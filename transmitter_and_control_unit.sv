==> flow/design.v <==
module control_unit (
    input  logic clk,  
    input  logic rst,  
    input  logic stop_flag,  
    input  logic tx_done,  
    output logic reset_pwm,  
    output logic read_enable,  
    output logic ctrl,  
    output logic [3:0] tx_index,  
    output logic tx_start,  
    output logic done  
);
    typedef enum logic [1:0] {
        PRINT1,
        AWAIT,
        CONTROL,
        PRINT2
    } state_t;
    state_t state, next_state;
    logic reset_pwm_n, read_enable_n, ctrl_n;
    logic [3:0] tx_index_n;
    logic tx_start_n, done_n;
    always_ff @(posedge clk or posedge rst) begin
        if (rst) begin
            state        <= PRINT1;
            tx_index     <= 0;
            reset_pwm    <= 0;
            read_enable  <= 0;
            ctrl         <= 0;
            tx_start     <= 0;
            done         <= 0;
        end else begin
            state        <= next_state;
            tx_index     <= tx_index_n;
            reset_pwm    <= reset_pwm_n;
            read_enable  <= read_enable_n;
            ctrl         <= ctrl_n;
            tx_start     <= tx_start_n;
            done         <= done_n;
        end
    end
    always_comb begin
        next_state     = state;
        tx_index_n     = tx_index;
        reset_pwm_n    = 0;
        read_enable_n  = 0;
        ctrl_n         = 0;
        tx_start_n     = 0;
        done_n         = 0;
        case (state)
            PRINT1: begin
                if (!tx_done) begin
                    next_state = PRINT1;
                end else if (tx_index < 6) begin
                    tx_index_n = tx_index + 1;
                    tx_start_n = 1;
                    next_state = PRINT1;
                end else begin
                    tx_index_n = tx_index + 1;
                    done_n     = 1;
                    next_state = AWAIT;
                end
            end
            AWAIT: begin
                if (!stop_flag) begin
                    next_state = AWAIT;
                end else begin
                    read_enable_n = 1;
                    reset_pwm_n   = 1;
                    next_state    = CONTROL;
                end
            end
            CONTROL: begin
                done_n     = 1;
                ctrl_n     = 1;
                tx_start_n = 1;
                next_state = PRINT2;
            end
            PRINT2: begin
                if (!tx_done) begin
                    next_state = PRINT2;
                end else if (tx_index < 15) begin
                    tx_index_n = tx_index + 1;
                    tx_start_n = 1;
                    next_state = PRINT2;
                end else begin
                    tx_index_n = 0;
                    done_n     = 1;
                    tx_start_n = 1;
                    next_state = PRINT1;
                end
            end
        endcase
    end
endmodule
module uart_transmitter_fsm #(
    parameter DATA_BITS = 8,
    parameter STOP_BITS = 1
) (
    input  logic clock,
    input  logic reset,
    input  logic sample_tick,
    input  logic [DATA_BITS-1:0] data_in,
    input  logic start,             
    output logic tx,
    output logic tx_done,
    output logic chg_state
);
    localparam STOP_TICKS = STOP_BITS * 16;
    typedef enum logic [1:0] {
        IDLE,
        START,
        DATA,
        STOP
    } state_uart_t;
    state_uart_t state, next_state;
    logic [DATA_BITS-1:0] shreg, shreg_next;
    logic [3:0] s_counter, s_counter_next;
    logic [3:0] n_counter, n_counter_next;
    logic tx_done_next, chg_state_next;
    logic tx_next;
    always_ff @(posedge clock or posedge reset) begin
        if (reset) begin
            state <= IDLE;
            shreg <= 0;
            s_counter <= 0;
            n_counter <= 0;
            tx <= 1;
            tx_done <= 0;
            chg_state <= 0;
        end else begin
            state <= next_state;
            shreg <= shreg_next;
            s_counter <= s_counter_next;
            n_counter <= n_counter_next;
            tx <= tx_next;
            tx_done <= tx_done_next;
            chg_state <= chg_state_next;
        end
    end
    always_comb begin
        next_state = state;
        shreg_next = shreg;
        s_counter_next = s_counter;
        n_counter_next = n_counter;
        tx_next = tx;
        tx_done_next = 0;
        chg_state_next = 0;
        case (state)
        IDLE: begin
            tx_next = 1;
            if (start) begin
                shreg_next = data_in;
                next_state = START;
                s_counter_next = 0;
                chg_state_next = 1;
            end
        end
        START: begin
            tx_next = 0;
            if (sample_tick) begin
                if (s_counter == 15) begin
                    next_state = DATA;
                    s_counter_next = 0;
                    n_counter_next = 0;
                    chg_state_next = 1;
                end else
                    s_counter_next = s_counter + 1;
            end
        end
        DATA: begin
            tx_next = shreg[0];
            if (sample_tick) begin
                if (s_counter == 15) begin
                    s_counter_next = 0;
                    shreg_next = {1'b0, shreg[DATA_BITS-1:1]};
                    if (n_counter == DATA_BITS-1) begin
                        next_state = STOP;
                        chg_state_next = 1;
                    end else
                        n_counter_next = n_counter + 1;
                end else
                    s_counter_next = s_counter + 1;
            end
        end
        STOP: begin
            tx_next = 1;
            if (sample_tick) begin
                if (s_counter == STOP_TICKS - 1) begin
                    tx_done_next = 1;
                    next_state = IDLE;
                    s_counter_next = 0;
                    chg_state_next = 1;
                end else
                    s_counter_next = s_counter + 1;
            end
        end
        endcase
    end
endmodule
### From RTL to reports: control_unit

The steps from the RTL of control_unit to its reports follow in flow order.
Lines are those of the file above, counted from 1.
Operators carry their Yosys type and port widths (W data, S select, Z words).
Library cell names are shortened.
A cell with -- has no value.

| set-up | value |
|---|---|
| top | control_unit |
| clock | clk |
| standard-cell library | sky130hd |
| timing corner | tt_025C_1v80 |

### After elaboration

Counts by Yosys on the flattened word-level netlist (proc, flatten, opt, wreduce; memories kept). Register bits leave out memories and registers merged into their read ports (data or address). Print and check cells are left out.

| bit counts | value |
|---|---|
| flip-flop bits (word level) | 10 |
| output and inout bits | 9 |
| elaborated cells | 42 |
| input bits | 4 |

| cells by class | value |
|---|---|
| equal/unequal tests | 5 |
| bitwise gates (word level) | 1 |
| $lt $le $gt $ge | 2 |
| multiplexer cells | 22 |
| $add $sub $neg | 1 |
| reductions and logical operators | 5 |

Operators with widths:

| cell | number |
|---|---|
| $mux W4 | 3 |
| $mux W1 | 10 |
| $pmux W4 S2 | 1 |
| $pmux W2 S4 | 1 |
| $pmux W1 S4 | 2 |
| $reduce_or A3 Y1 | 2 |
| $mux W2 | 3 |
| $eq A2 B2 Y1 const B | 2 |
| $ne A2 B2 Y1 const B | 2 |
| $add A4 B1 Y4 const B | 1 |
| $lt A4 B3 Y1 const B | 1 |
| $lt A4 B4 Y1 const B | 1 |
| $pmux W1 S2 | 2 |
| $reduce_and A3 Y1 | 1 |
| $eq A2 B1 Y1 const B | 1 |
| $logic_not A2 Y1 | 1 |
| $reduce_or A2 Y1 | 1 |
| $not A1 Y1 | 1 |

### Logic depth

Depth = most cells in a row (Yosys ltp): at word level without a register or memory, in the mapped netlist without a sequential cell, where the memories' decode and read muxes count.

| depth | value |
|---|---|
| word-level depth | 4 |
| ABC_AREA | 0 |
| mapped depth | 4 |
| gate-level depth less buffers | 4 |

### Synthesis result

Yosys stat after the flow's synthesis: flattened, memories mapped to cells. It holds for the ABC_AREA given above (unset counts as 0); a run with the other value may have another netlist.

| mapped netlist | value |
|---|---|
| buffer cells | 1 |
| flip-flop cells | 12 |
| sequential part of the area | 301.5 um2 |
| standard cells after synthesis | 47 |
| synthesis area | 538.0 um2 |

Cell types:

| cell | number | area in all (um2) |
|---|---|---|
| dfrtp_1 | 11 | 275.264 |
| dfstp_2 | 1 | 26.275 |
| mux2_2 | 2 | 22.522 |
| inv_1 | 4 | 15.014 |
| ha_1 | 1 | 12.512 |
| nand2b_1 | 2 | 12.512 |
| nor2b_1 | 2 | 12.512 |
| a21oi_1 | 2 | 10.01 |
| a21o_2 | 1 | 8.758 |
| a22o_1 | 1 | 8.758 |
| and4_1 | 1 | 8.758 |
| o21ai_2 | 1 | 8.758 |
| o221ai_1 | 1 | 8.758 |
| o2bb2ai_1 | 1 | 8.758 |
| xnor2_1 | 1 | 8.758 |
| a211oi_1 | 1 | 7.507 |
| a21o_1 | 1 | 7.507 |
| buf_4 | 1 | 7.507 |

Other cell types: 11; their cells: 12.

### Path before layout

Source: OpenSTA report_checks on the synthesized netlist (no wires, ideal clock, input and output delay 20% of the period each), path of least setup slack; recovery checks are left aside. Register names are those of the netlist, which keeps one name where synthesis merged equal registers.

| path post-synthesis | value |
|---|---|
| kind | register -> register |
| from | register tx_index[1] |
| to | register tx_index[1] |
| path delay | 1.287 ns |
| period | 1.39 ns |
| data required time | 1.265 ns |
| path buffers | 0 |
| driving pins on the path | 5 |
| slack | 0.104 ns |
| setup time | 0.125 ns |
| data arrival time | 1.162 ns |
| launch time at the first pin | 0.000 ns |
| period reached after synthesis | 1.286 ns |

"path delay" = arrival - input delay + setup time.
"driving pins on the path" counts driving pins, that of a launching flip-flop among them; a cell with two outputs on the path counts twice.
"period reached after synthesis" = period - worst setup slack (recovery checks aside). The figure is calculated, with input and output delays left at 20% of the set period.
The rows between start and end are the longest chain of elaborated cells between them; the timing report does not say that the signal goes this way. Where chains are equally long, one stands for them.
Each line given opens the expression or statement behind the cell; cells for indexed reads and writes are added by Yosys, which also makes memories of some case tables.

| between the ends, post-synthesis | value |
|---|---|
| cell sequence | dfrtp_1 -> ha_1 -> and4_1 -> nor2b_1 -> mux2_2 |
| cells in the longest elaborated chain | 4 |
| elaborated cells on any way between the ends | 6 |
| classes of those cells | add/sub: 1; compare: 1; mux: 4 |

RTL lines, path post-synthesis:

| element | RTL line | RTL |
|---|---|---|
| start: declaration | 9 | `output logic [3:0] tx_index,` |
| start: assignment | 26 | `tx_index     <= 0;` |
| start: assignment | 34 | `tx_index     <= tx_index_n;` |
| $add A4 B1 Y4 | 83 | `tx_index_n = tx_index + 1;` |
| $mux W4 | 82 | `end else if (tx_index < 15) begin` |
| $mux W4 | 80 | `if (!tx_done) begin` |
| $pmux W4 S2 | 50 | `case (state)` |
| end: assignment | 26 |  |
| end: assignment | 34 |  |
| end: declaration | 9 |  |

Wiki page: control_unit / flow data

Design control_unit on sky130hd. What follows are 2 stored runs of the flow, each under its own settings; their order means nothing. The constraints put input and output delay at 20% of the set period each and load the outputs with 0.01 pF.

#### Run 1

| setting | value |
|---|---|
| period_ns | `2.22` |
| CORE_UTILIZATION | `66` |
| SETUP_SLACK_MARGIN | `0.1` |
| PLACE_DENSITY_LB_ADDON | `0.12` |
| CORE_ASPECT_RATIO | `1.69` |
| ABC_AREA | `0` |
| GPL_TIMING_DRIVEN | `1` |
| CTS_CLUSTER_SIZE | `69` |
| CTS_CLUSTER_DIAMETER | `216` |
| SLEW_MARGIN | `5` |
| CAP_MARGIN | `20` |
| CORE_MARGIN | `2` |

Incomplete, floorplanning halted on PDN-0185.

#### Run 2

| setting | value |
|---|---|
| period_ns | `1.07` |
| CORE_UTILIZATION | `72` |
| PLACE_DENSITY_LB_ADDON | `0.29` |
| CORE_ASPECT_RATIO | `1.85` |
| ABC_AREA | `0` |
| CTS_CLUSTER_DIAMETER | `244` |
| SLEW_MARGIN | `30` |
| MIN_ROUTING_LAYER | `met2` |
| MAX_ROUTING_LAYER | `met4` |
| CAP_MARGIN | `20` |
| CORE_MARGIN | `2` |

Incomplete, floorplanning halted on PDN-0185.
